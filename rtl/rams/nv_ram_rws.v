==> flow/design.v <==
`timescale 1ns/1ps
module nv_ram_rws (
  input  wire          re,
  input  wire          we,
  input  wire [4:0]    ra,
  input  wire [4:0]    wa,
  input  wire [7:0]    di,
  output wire [7:0]    dout,
  input  wire          clk,
  input  wire          reset
);
  reg        [7:0]    _zz_dout_33;
  reg        [7:0]    _zz_dout;
  reg        [7:0]    _zz_dout_1;
  reg        [7:0]    _zz_dout_2;
  reg        [7:0]    _zz_dout_3;
  reg        [7:0]    _zz_dout_4;
  reg        [7:0]    _zz_dout_5;
  reg        [7:0]    _zz_dout_6;
  reg        [7:0]    _zz_dout_7;
  reg        [7:0]    _zz_dout_8;
  reg        [7:0]    _zz_dout_9;
  reg        [7:0]    _zz_dout_10;
  reg        [7:0]    _zz_dout_11;
  reg        [7:0]    _zz_dout_12;
  reg        [7:0]    _zz_dout_13;
  reg        [7:0]    _zz_dout_14;
  reg        [7:0]    _zz_dout_15;
  reg        [7:0]    _zz_dout_16;
  reg        [7:0]    _zz_dout_17;
  reg        [7:0]    _zz_dout_18;
  reg        [7:0]    _zz_dout_19;
  reg        [7:0]    _zz_dout_20;
  reg        [7:0]    _zz_dout_21;
  reg        [7:0]    _zz_dout_22;
  reg        [7:0]    _zz_dout_23;
  reg        [7:0]    _zz_dout_24;
  reg        [7:0]    _zz_dout_25;
  reg        [7:0]    _zz_dout_26;
  reg        [7:0]    _zz_dout_27;
  reg        [7:0]    _zz_dout_28;
  reg        [7:0]    _zz_dout_29;
  reg        [7:0]    _zz_dout_30;
  reg        [7:0]    _zz_dout_31;
  reg        [4:0]    _zz_dout_32;
  wire       [31:0]   _zz_1;
  always @(*) begin
    case(_zz_dout_32)
      5'b00000 : _zz_dout_33 = _zz_dout;
      5'b00001 : _zz_dout_33 = _zz_dout_1;
      5'b00010 : _zz_dout_33 = _zz_dout_2;
      5'b00011 : _zz_dout_33 = _zz_dout_3;
      5'b00100 : _zz_dout_33 = _zz_dout_4;
      5'b00101 : _zz_dout_33 = _zz_dout_5;
      5'b00110 : _zz_dout_33 = _zz_dout_6;
      5'b00111 : _zz_dout_33 = _zz_dout_7;
      5'b01000 : _zz_dout_33 = _zz_dout_8;
      5'b01001 : _zz_dout_33 = _zz_dout_9;
      5'b01010 : _zz_dout_33 = _zz_dout_10;
      5'b01011 : _zz_dout_33 = _zz_dout_11;
      5'b01100 : _zz_dout_33 = _zz_dout_12;
      5'b01101 : _zz_dout_33 = _zz_dout_13;
      5'b01110 : _zz_dout_33 = _zz_dout_14;
      5'b01111 : _zz_dout_33 = _zz_dout_15;
      5'b10000 : _zz_dout_33 = _zz_dout_16;
      5'b10001 : _zz_dout_33 = _zz_dout_17;
      5'b10010 : _zz_dout_33 = _zz_dout_18;
      5'b10011 : _zz_dout_33 = _zz_dout_19;
      5'b10100 : _zz_dout_33 = _zz_dout_20;
      5'b10101 : _zz_dout_33 = _zz_dout_21;
      5'b10110 : _zz_dout_33 = _zz_dout_22;
      5'b10111 : _zz_dout_33 = _zz_dout_23;
      5'b11000 : _zz_dout_33 = _zz_dout_24;
      5'b11001 : _zz_dout_33 = _zz_dout_25;
      5'b11010 : _zz_dout_33 = _zz_dout_26;
      5'b11011 : _zz_dout_33 = _zz_dout_27;
      5'b11100 : _zz_dout_33 = _zz_dout_28;
      5'b11101 : _zz_dout_33 = _zz_dout_29;
      5'b11110 : _zz_dout_33 = _zz_dout_30;
      default : _zz_dout_33 = _zz_dout_31;
    endcase
  end
  assign _zz_1 = ({31'd0,1'b1} <<< wa);
  assign dout = _zz_dout_33;
  always @(posedge clk or posedge reset) begin
    if(reset) begin
      _zz_dout <= 8'h00;
      _zz_dout_1 <= 8'h00;
      _zz_dout_2 <= 8'h00;
      _zz_dout_3 <= 8'h00;
      _zz_dout_4 <= 8'h00;
      _zz_dout_5 <= 8'h00;
      _zz_dout_6 <= 8'h00;
      _zz_dout_7 <= 8'h00;
      _zz_dout_8 <= 8'h00;
      _zz_dout_9 <= 8'h00;
      _zz_dout_10 <= 8'h00;
      _zz_dout_11 <= 8'h00;
      _zz_dout_12 <= 8'h00;
      _zz_dout_13 <= 8'h00;
      _zz_dout_14 <= 8'h00;
      _zz_dout_15 <= 8'h00;
      _zz_dout_16 <= 8'h00;
      _zz_dout_17 <= 8'h00;
      _zz_dout_18 <= 8'h00;
      _zz_dout_19 <= 8'h00;
      _zz_dout_20 <= 8'h00;
      _zz_dout_21 <= 8'h00;
      _zz_dout_22 <= 8'h00;
      _zz_dout_23 <= 8'h00;
      _zz_dout_24 <= 8'h00;
      _zz_dout_25 <= 8'h00;
      _zz_dout_26 <= 8'h00;
      _zz_dout_27 <= 8'h00;
      _zz_dout_28 <= 8'h00;
      _zz_dout_29 <= 8'h00;
      _zz_dout_30 <= 8'h00;
      _zz_dout_31 <= 8'h00;
      _zz_dout_32 <= 5'h00;
    end else begin
      if(we) begin
        if(_zz_1[0]) begin
          _zz_dout <= di;
        end
        if(_zz_1[1]) begin
          _zz_dout_1 <= di;
        end
        if(_zz_1[2]) begin
          _zz_dout_2 <= di;
        end
        if(_zz_1[3]) begin
          _zz_dout_3 <= di;
        end
        if(_zz_1[4]) begin
          _zz_dout_4 <= di;
        end
        if(_zz_1[5]) begin
          _zz_dout_5 <= di;
        end
        if(_zz_1[6]) begin
          _zz_dout_6 <= di;
        end
        if(_zz_1[7]) begin
          _zz_dout_7 <= di;
        end
        if(_zz_1[8]) begin
          _zz_dout_8 <= di;
        end
        if(_zz_1[9]) begin
          _zz_dout_9 <= di;
        end
        if(_zz_1[10]) begin
          _zz_dout_10 <= di;
        end
        if(_zz_1[11]) begin
          _zz_dout_11 <= di;
        end
        if(_zz_1[12]) begin
          _zz_dout_12 <= di;
        end
        if(_zz_1[13]) begin
          _zz_dout_13 <= di;
        end
        if(_zz_1[14]) begin
          _zz_dout_14 <= di;
        end
        if(_zz_1[15]) begin
          _zz_dout_15 <= di;
        end
        if(_zz_1[16]) begin
          _zz_dout_16 <= di;
        end
        if(_zz_1[17]) begin
          _zz_dout_17 <= di;
        end
        if(_zz_1[18]) begin
          _zz_dout_18 <= di;
        end
        if(_zz_1[19]) begin
          _zz_dout_19 <= di;
        end
        if(_zz_1[20]) begin
          _zz_dout_20 <= di;
        end
        if(_zz_1[21]) begin
          _zz_dout_21 <= di;
        end
        if(_zz_1[22]) begin
          _zz_dout_22 <= di;
        end
        if(_zz_1[23]) begin
          _zz_dout_23 <= di;
        end
        if(_zz_1[24]) begin
          _zz_dout_24 <= di;
        end
        if(_zz_1[25]) begin
          _zz_dout_25 <= di;
        end
        if(_zz_1[26]) begin
          _zz_dout_26 <= di;
        end
        if(_zz_1[27]) begin
          _zz_dout_27 <= di;
        end
        if(_zz_1[28]) begin
          _zz_dout_28 <= di;
        end
        if(_zz_1[29]) begin
          _zz_dout_29 <= di;
        end
        if(_zz_1[30]) begin
          _zz_dout_30 <= di;
        end
        if(_zz_1[31]) begin
          _zz_dout_31 <= di;
        end
      end
      if(re) begin
        _zz_dout_32 <= ra;
      end
    end
  end
endmodule
Step by step through the tools: nv_ram_rws. The steps from the RTL of nv_ram_rws to its reports follow in flow order. Line numbers count from 1 in the design file above. Cell names lack the library's common part. A cell with - has no value.

Top module: nv_ram_rws. Clock port: clk. Cell library: sky130hd. Timing corner: tt_025C_1v80.

Elaborated design. Counts by Yosys on the flattened word-level netlist (proc, flatten, opt, wreduce; memories kept). Register bits leave out memories and registers merged into their read ports (data or address); mux counts leave out enables and synchronous resets folded into registers. Print and check cells are left out. Cells with the same type and inputs are merged into one.

Under cells after elaboration stands 98. For input bits the number is 22. The entry for bits in registers reads 261.

The figure for shift operators is 1. Under equal/unequal tests stands 30. Under reduce/logical cells stands 33. The entry for multiplexer cells reads 1.

Operators by type and width (count): 8-bit case mux with 31-bit select (1); 5-bit equality test (second input constant) (15); 2-bit AND reduction (32); 5-bit by 4-bit equality test with 1-bit output (second input constant) (8); 1-bit by 5-bit <<< shifter with 32-bit output (first input constant) (1); 5-bit by 3-bit equality test with 1-bit output (second input constant) (4); 5-bit by 2-bit equality test with 1-bit output (second input constant) (2); 5-bit by 1-bit equality test with 1-bit output (second input constant) (1); 5-bit zero test (1).

Longest topological paths. Yosys ltp: most cells in a row. Word level: on the elaborated netlist, between registers, memories and ports. Mapped: between sequential cells and ports; inverters and the memories' decode and read muxes count.

For word-level depth the number is 2. Under ABC_AREA stands 1. Under mapped depth stands 10. Under depth with buffers taken out stands 10.

After synthesis. The flow's flattened synthesis, as Yosys stat reports it; memories are mapped. The netlist is that of the ABC_AREA named above (0 if unset); the other value can give another one. Totals and module areas in this step are rounded.

Cells by type (count): dfrtp_1 (261); nand2_1 (402); o21ai_0 (162); nand3_1 (142); nor2_1 (169); nand4_1 (88); a21oi_1 (63); clkbuf_1 (50); o21ai_1 (37); buf_2 (25); buf_4 (14); inv_1 (27); nand3_2 (8); nand3_4 (4); nor2_4 (6); buf_6 (5); buf_1 (14); nor3_2 (4).

Other cell types: 5; their cells: 15.

The figure for buffer cells is 108. The figure for flip-flop cells is 261. For synthesis area the number is 12200 µm². The figure for mapped cells is 1496.

Worst setup path after synthesis. Path of least setup slack by OpenSTA after synthesis, without wires, with an ideal clock, recovery checks aside; 20% of the period is set as input and as output delay. Where synthesis merged equal registers, the netlist keeps one of their names.

Path kind: reg-to-output. From: register _zz_dout_32[1]. To: output port dout[4]. The entry for delay of the path reads 1.432 ns. The figure for slack is 2.032 ns. The figure for data arrival time is 1.432 ns. For launch time at the first pin the number is 0.000 ns. Under stages on the path stands 11. The entry for buffers on the path reads 1. The entry for period reads 4.33 ns. For period reached after synthesis the number is 2.298 ns.

"delay of the path" is the arrival time less input delay plus setup time. A path that ends at an output port has no setup time. "stages on the path" counts driving pins, that of a launching flip-flop among them; a cell with two outputs on the path counts twice. "period reached after synthesis" = period - worst setup slack (recovery checks aside). The figure is calculated, with input and output delays left at 20% of the set period. Between the ends stands the longest chain of elaborated cells between them, by number of cells; it is not shown to be the way that was timed. Of several equally long chains one is given. A line is the first line of the expression or statement that the cell stems from. Yosys adds cells for indexed reads and writes and turns some case tables into memories.

Cell sequence: dfrtp_1 inv_1 nand2_1 nor2_1 buf_4 nand3_1 nand2_1 nor2_1 nand2_1 nor2_1 nand3_1. For length of the longest elaborated chain the number is 2. The entry for elaborated cells on any way between the ends reads 32.

Ends and longest elaborated chain, post-synthesis: from (decl) (RTL line 45) `reg        [4:0]    _zz_dout_32;`; from (assign) (RTL line 119) `_zz_dout_32 <= 5'h00;`; from (assign) (RTL line 220) `_zz_dout_32 <= ra;`; 5-bit equality test (RTL line 48) `case(_zz_dout_32)`; 8-bit case mux with 31-bit select (RTL line 48); to (decl) (RTL line 8) `output wire [7:0]    dout,`.

Path in the finished layout. From the final timing report of run 1: the path of least setup slack in the routed layout; clock arrival at registers is part of the times.

Path kind: reg-to-output. From: register _zz_dout_32[1]. To: output port dout[1]. The entry for period reads 2.53 ns. The entry for buffers on the path reads 4. Under stages on the path stands 14. The figure for data arrival time is 2.29 ns. For launch time at the first pin the number is 0.56 ns. The figure for slack is -0.27 ns.

Between the ends stands the longest chain of elaborated cells between them, by number of cells; it is not shown to be the way that was timed. Of several equally long chains one is given.

Cell sequence: dfrtp_1 buf_6 nor2_4 buf_4 nand2_4 nor2_4 buf_6 nand2_1 nand2_2 nor2_4 nand2_2 nor2_2 nand3_1 buf_2. For length of the longest elaborated chain the number is 2. The entry for elaborated cells on any way between the ends reads 32.

Ends and longest elaborated chain, post-layout: from (decl) (RTL line 45) `reg        [4:0]    _zz_dout_32;`; from (assign) (RTL line 119) `_zz_dout_32 <= 5'h00;`; from (assign) (RTL line 220) `_zz_dout_32 <= ra;`; 5-bit equality test (RTL line 48) `case(_zz_dout_32)`; 8-bit case mux with 31-bit select (RTL line 48); to (decl) (RTL line 8) `output wire [7:0]    dout,`.

## Implementation results

Measured data: module nv_ram_rws, platform sky130hd, 2 stored runs of the flow under differing settings, order arbitrary. Input and output delays are each 20% of the period that was set; the output load is 0.01 pF. "period reached" = clock period - worst setup slack. The figure is calculated, with input and output delays left at 20% of the set period. By "worst path time" is meant the share of the clock period that the worst setup path is allowed (20% is reserved at inputs, 20% at outputs), minus its slack. Clock arrival times at its registers enter into it. By "overall power" is meant OpenSTA's value without simulated activity: inputs other than the clock are taken to toggle once in ten clock periods, and the tool carries that through the logic. Measured values are rounded.

Run 1 has these settings: period_ns 2.53; CORE_UTILIZATION 41; SETUP_SLACK_MARGIN 0.26; PLACE_DENSITY_LB_ADDON 0.0; CELL_PAD_IN_SITES_GLOBAL_PLACEMENT 3; ABC_AREA 1; CTS_CLUSTER_SIZE 99; SLEW_MARGIN 15; CAP_MARGIN 20; CORE_MARGIN 2. The total die area comes to 31200 µm². The std-cell area (final layout) comes to 15500 µm². The period reached reads 2.800 ns. The overall power comes to 12.4 mW. For the utilization of the finished layout the run shows 52.7%. The measured setup total negative slack is -2.05 ns. For the worst setup slack after layout the run shows -0.270 ns. The measured area of the synthesized netlist is 12200 µm². The worst path time is 2.29 ns. Type of the worst setup path: reg-to-output.

Run 2 has these settings: period_ns 3.74; CORE_UTILIZATION 31; PLACE_DENSITY_LB_ADDON 0.17; CELL_PAD_IN_SITES_DETAIL_PLACEMENT 0; GPL_TIMING_DRIVEN 0; CTS_CLUSTER_SIZE 75; CTS_CLUSTER_DIAMETER 46; CAP_MARGIN 10; SLEW_MARGIN 5; MAX_ROUTING_LAYER met4; CORE_MARGIN 2. The total die area comes to 41600 µm². The std-cell area (final layout) comes to 15300 µm². The period reached reads 3.720 ns. The overall power comes to 8.75 mW. For the utilization of the finished layout the run shows 38.7%. The measured setup total negative slack is 0.000 ns. For the worst setup slack after layout the run shows 0.020 ns. The measured area of the synthesized netlist is 12400 µm². The worst path time is 2.97 ns. Type of the worst setup path: reg-to-output.
