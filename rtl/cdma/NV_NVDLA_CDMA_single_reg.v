==> flow/design.v <==
`timescale 1ns/1ps
module NV_NVDLA_CDMA_single_reg (
  input  wire          reg_wr_en,
  input  wire [31:0]   reg_wr_data,
  input  wire [11:0]   reg_offset,
  output wire [31:0]   reg_rd_data,
  output wire          producer,
  output wire [3:0]    arb_weight,
  output wire [3:0]    arb_wmb,
  input  wire          flush_done,
  input  wire          consumer,
  input  wire [1:0]    status_0,
  input  wire [1:0]    status_1,
  input  wire          clk,
  input  wire          reset
);
  wire       [3:0]    _zz_H8;
  wire       [3:0]    _zz_HC;
  wire       [3:0]    _zz_H4;
  wire       [3:0]    _zz_H0;
  wire       [14:0]   _zz__zz_reg_rd_data;
  wire       [0:0]    _zz__zz_reg_rd_data_1;
  wire       [11:0]   _zz__zz_reg_rd_data_2;
  wire       [0:0]    _zz__zz_reg_rd_data_3;
  wire       [30:0]   _zz__zz_reg_rd_data_4;
  wire       [0:0]    _zz__zz_reg_rd_data_5;
  wire       [14:0]   _zz__zz_reg_rd_data_6;
  wire       [0:0]    _zz__zz_reg_rd_data_7;
  wire       [14:0]   _zz__zz_reg_rd_data_8;
  wire       [0:0]    _zz__zz_reg_rd_data_9;
  wire       [13:0]   _zz__zz_reg_rd_data_10;
  wire       [0:0]    _zz__zz_reg_rd_data_11;
  wire       [13:0]   _zz__zz_reg_rd_data_12;
  wire       [0:0]    _zz__zz_reg_rd_data_13;
  wire       [11:0]   H8;
  wire       [11:0]   HC;
  wire       [11:0]   H4;
  wire       [11:0]   H0;
  wire                nvdla_cdma_s_arbiter_0_wren;
  wire                nvdla_cdma_s_cbuf_flush_status_0_wren;
  wire                nvdla_cdma_s_pointer_0_wren;
  wire                nvdla_cdma_s_status_0_wren;
  reg        [31:0]   _zz_reg_rd_data;
  reg        [3:0]    _zz_arb_weight;
  reg        [3:0]    _zz_arb_wmb;
  reg                 _zz_producer;
  assign _zz_H8 = 4'b1000;
  assign _zz_HC = 4'b1100;
  assign _zz_H4 = 4'b0100;
  assign _zz_H0 = 4'b0000;
  assign _zz__zz_reg_rd_data_1 = 1'b0;
  assign _zz__zz_reg_rd_data = {14'd0, _zz__zz_reg_rd_data_1};
  assign _zz__zz_reg_rd_data_3 = 1'b0;
  assign _zz__zz_reg_rd_data_2 = {11'd0, _zz__zz_reg_rd_data_3};
  assign _zz__zz_reg_rd_data_5 = 1'b0;
  assign _zz__zz_reg_rd_data_4 = {30'd0, _zz__zz_reg_rd_data_5};
  assign _zz__zz_reg_rd_data_7 = 1'b0;
  assign _zz__zz_reg_rd_data_6 = {14'd0, _zz__zz_reg_rd_data_7};
  assign _zz__zz_reg_rd_data_9 = 1'b0;
  assign _zz__zz_reg_rd_data_8 = {14'd0, _zz__zz_reg_rd_data_9};
  assign _zz__zz_reg_rd_data_11 = 1'b0;
  assign _zz__zz_reg_rd_data_10 = {13'd0, _zz__zz_reg_rd_data_11};
  assign _zz__zz_reg_rd_data_13 = 1'b0;
  assign _zz__zz_reg_rd_data_12 = {13'd0, _zz__zz_reg_rd_data_13};
  assign H8 = {8'd0, _zz_H8};
  assign HC = {8'd0, _zz_HC};
  assign H4 = {8'd0, _zz_H4};
  assign H0 = {8'd0, _zz_H0};
  assign nvdla_cdma_s_arbiter_0_wren = ((reg_offset == H8) && reg_wr_en);
  assign nvdla_cdma_s_cbuf_flush_status_0_wren = ((reg_offset == HC) && reg_wr_en);
  assign nvdla_cdma_s_pointer_0_wren = ((reg_offset == H4) && reg_wr_en);
  assign nvdla_cdma_s_status_0_wren = ((reg_offset == H0) && reg_wr_en);
  always @(*) begin
    if((reg_offset == H8)) begin
        _zz_reg_rd_data = {{{producer,_zz__zz_reg_rd_data},arb_wmb},_zz__zz_reg_rd_data_2};
    end else if((reg_offset == HC)) begin
        _zz_reg_rd_data = {flush_done,_zz__zz_reg_rd_data_4};
    end else if((reg_offset == H4)) begin
        _zz_reg_rd_data = {{{producer,_zz__zz_reg_rd_data_6},consumer},_zz__zz_reg_rd_data_8};
    end else if((reg_offset == H0)) begin
        _zz_reg_rd_data = {{{status_0,_zz__zz_reg_rd_data_10},status_1},_zz__zz_reg_rd_data_12};
    end else begin
        _zz_reg_rd_data = 32'h00000000;
    end
  end
  assign reg_rd_data = _zz_reg_rd_data;
  assign arb_weight = _zz_arb_weight;
  assign arb_wmb = _zz_arb_wmb;
  assign producer = _zz_producer;
  always @(posedge clk or posedge reset) begin
    if(reset) begin
      _zz_arb_weight <= 4'b1111;
      _zz_arb_wmb <= 4'b0011;
      _zz_producer <= 1'b0;
    end else begin
      if(nvdla_cdma_s_arbiter_0_wren) begin
        _zz_arb_weight <= reg_wr_data[3 : 0];
      end
      if(nvdla_cdma_s_arbiter_0_wren) begin
        _zz_arb_wmb <= reg_wr_data[19 : 16];
      end
      if(nvdla_cdma_s_pointer_0_wren) begin
        _zz_producer <= reg_wr_data[0];
      end
    end
  end
endmodule
## Reports on NV_NVDLA_CDMA_single_reg

What the tools print for NV_NVDLA_CDMA_single_reg, step after step.
Lines are those of the file above, counted from 1.
Operators carry their Yosys type and port widths (W data, S select, Z words).
Cell names lack the library's common part.
Not given: n/a

- Design top: NV_NVDLA_CDMA_single_reg
- Clock: clk
- Library: sky130hd
- Corner: tt_025C_1v80

## Elaborated design

Yosys after proc, flatten, opt, wreduce and memory -nomap, before mapping. Enables and synchronous resets that opt folds into registers are not counted as muxes. Memory bits, and registers merged into a memory's read port (data or address), are not among the register bits. Print and check cells are not counted. Equal cells are merged and count once.

- Muxes and demuxes: 4
- Equality and inequality tests: 3
- Reduce/logical cells: 3

Operators with widths:

| kind | number |
|---|---|
| $mux W32 | 4 |
| $eq A12 B4 Y1 const B | 2 |
| $eq A12 B3 Y1 const B | 1 |
| $logic_not A12 Y1 | 1 |
| $logic_and A1 B1 Y1 | 2 |

- Elaborated cells: 13
- Register bits after elaboration: 9

## Longest topological paths

Longest topological path by Yosys (ltp), each cell counted once; first at word level (registers and memories cut), then after technology mapping (sequential cells cut; the memories' decode and read muxes count).

- Word-level depth: 5
- ABC_AREA: 1
- Mapped depth: 9

## After synthesis

The flow's flattened synthesis, as Yosys stat reports it; memories are mapped. The netlist is that of the ABC_AREA named above (0 if unset); the other value can give another one.

- Mapped flip-flops: 9
- Mapped area: 849.6 um2
- Sequential area: 232.7 um2
- Cell count: 113

Cell types:

| type | number |
|---|---|
| buf_4 | 27 |
| dfstp_2 | 6 |
| dfrtp_1 | 3 |
| o21ai_2 | 8 |
| inv_1 | 16 |
| nand2_1 | 14 |
| nor2_1 | 11 |
| nand3_1 | 8 |
| nand2_4 | 2 |
| nor2_4 | 2 |
| nand2_2 | 3 |
| nand3_4 | 1 |
| nand4_1 | 2 |
| buf_6 | 1 |
| inv_2 | 3 |
| o211ai_1 | 1 |
| nor2_2 | 1 |
| o22ai_1 | 1 |

Other cell types: 3; their cells: 3.

## Worst setup path after synthesis

Path of least setup slack by OpenSTA after synthesis, without wires, with an ideal clock, recovery checks aside; 20% of the period is set as input and as output delay. Where synthesis merged equal registers, the netlist keeps one of their names.

- Path kind: input to output
- From: in reg_offset[5]
- To: out reg_rd_data[14]
- Slack: 0.233 ns
- Stages: 6
- Required time: 1.400 ns
- Period: 1.75 ns
- Delay of the path: 0.817 ns
- Data arrival time: 1.167 ns
- External input delay: 0.350 ns
- Synthesis period reached: 1.517 ns

"delay of the path" = arrival - input delay + setup time.
A path that ends at an output port has no setup time.
"stages" counts driving pins, that of a launching flip-flop among them; a cell with two outputs on the path counts twice.
"synthesis period reached" = period - worst setup slack (recovery checks aside). The figure is calculated, with input and output delays left at 20% of the set period.
The rows between start and end are the longest chain of elaborated cells between them; the timing report does not say that the signal goes this way. Where chains are equally long, one stands for them.
A line is the first line of the expression or statement that the cell stems from. Yosys adds cells for indexed reads and writes and turns some case tables into memories.

- Cell sequence: nor2_1 > nand2_4 > nor2_1 > buf_4 > nand3_1 > o22ai_1
- Cells in the longest elaborated chain: 5
- Elaborated cells on any way between the ends: 8
- Those cells by class: eq/ne: 3; mux: 4; reduce/logical: 1

Ends and longest elaborated chain, after synthesis:

| element | RTL line | source |
|---|---|---|
| from (decl) | 5 | `input  wire [11:0]   reg_offset,` |
| $logic_not A12 Y1 | 80 | `end else if((reg_offset == H0)) begin` |
| $mux W32 | 80 |  |
| $mux W32 | 78 | `end else if((reg_offset == H4)) begin` |
| $mux W32 | 76 | `end else if((reg_offset == HC)) begin` |
| $mux W32 | 74 | `if((reg_offset == H8)) begin` |
| to (decl) | 6 | `output wire [31:0]   reg_rd_data,` |

## Timing after layout

Path of least setup slack in the final report of stored run 1 (OpenROAD, finished layout, wires in). Where an end is a register, its clock arrival counts in the times.

- Path kind: input to output
- From: in reg_offset[7]
- To: out reg_rd_data[31]
- Slack: -0.35 ns
- Data arrival time: 1.16 ns
- Period: 1.02 ns
- Stages: 10
- Required time: 0.82 ns
- External input delay: 0.20 ns

The rows between start and end are the longest chain of elaborated cells between them; the timing report does not say that the signal goes this way. Where chains are equally long, one stands for them.

- Cell sequence: buf_6 > nor2_4 > nand2_4 > nor2_4 > buf_6 > nand3_4 > nand3_2 > nand2_2 > nand2_2 > buf_6
- Cells in the longest elaborated chain: 5
- Elaborated cells on any way between the ends: 8
- Those cells by class: eq/ne: 3; mux: 4; reduce/logical: 1

Ends and longest elaborated chain, after layout:

| element | RTL line | source |
|---|---|---|
| from (decl) | 5 | `input  wire [11:0]   reg_offset,` |
| $logic_not A12 Y1 | 80 | `end else if((reg_offset == H0)) begin` |
| $mux W32 | 80 |  |
| $mux W32 | 78 | `end else if((reg_offset == H4)) begin` |
| $mux W32 | 76 | `end else if((reg_offset == HC)) begin` |
| $mux W32 | 74 | `if((reg_offset == H8)) begin` |
| to (decl) | 6 | `output wire [31:0]   reg_rd_data,` |

Settings and measured results of 2 stored flow runs for module NV_NVDLA_CDMA_single_reg (sky130hd), not sorted in any way. The constraints put input and output delay at 20% of the set period each and load the outputs with 0.01 pF.
"time used up by the worst setup path" means the part of the period allowed to the worst setup path (the constraints hold back 20% at inputs and 20% at outputs) less its slack; where the path has registers, the arrival times of their clocks count too.
By "power consumption" is meant OpenSTA's value without simulated activity: inputs other than the clock are taken to toggle once in ten clock periods, and the tool carries that through the logic.

### Stored run 1

Settings: `period_ns=1.02`, `CORE_UTILIZATION=35`, `SETUP_SLACK_MARGIN=0.13`, `PLACE_DENSITY=0.52`, `CORE_ASPECT_RATIO=0.87`, `CELL_PAD_IN_SITES_DETAIL_PLACEMENT=0`, `TNS_END_PERCENT=35`, `ABC_AREA=1`, `CTS_CLUSTER_SIZE=44`, `SLEW_MARGIN=35`, `MIN_ROUTING_LAYER=met2`, `CAP_MARGIN=20`, `CORE_MARGIN=2`

- Total die area: 2838.4 um2
- Netlist area reported by Yosys: 849.6 um2
- Standard-cell area of the final layout: 1664.1 um2
- Smallest setup slack: -0.348 ns
- Total negative slack: -3.990 ns
- Power consumption: 0.0009449 W
- Time used up by the worst setup path: 0.96 ns
- Worst path kind: input to output

### Stored run 2

Settings: `period_ns=1.83`, `CORE_UTILIZATION=44`, `SETUP_SLACK_MARGIN=0.34`, `PLACE_DENSITY=0.61`, `CELL_PAD_IN_SITES_GLOBAL_PLACEMENT=2`, `GPL_TIMING_DRIVEN=0`, `GPL_ROUTABILITY_DRIVEN=1`, `CTS_CLUSTER_SIZE=36`, `CTS_CLUSTER_DIAMETER=201`, `CAP_MARGIN=0`, `MIN_ROUTING_LAYER=met1`, `MAX_ROUTING_LAYER=met5`, `CORE_MARGIN=2`, `SLEW_MARGIN=20`

Stopped before the end: placement reported GPL-0301.
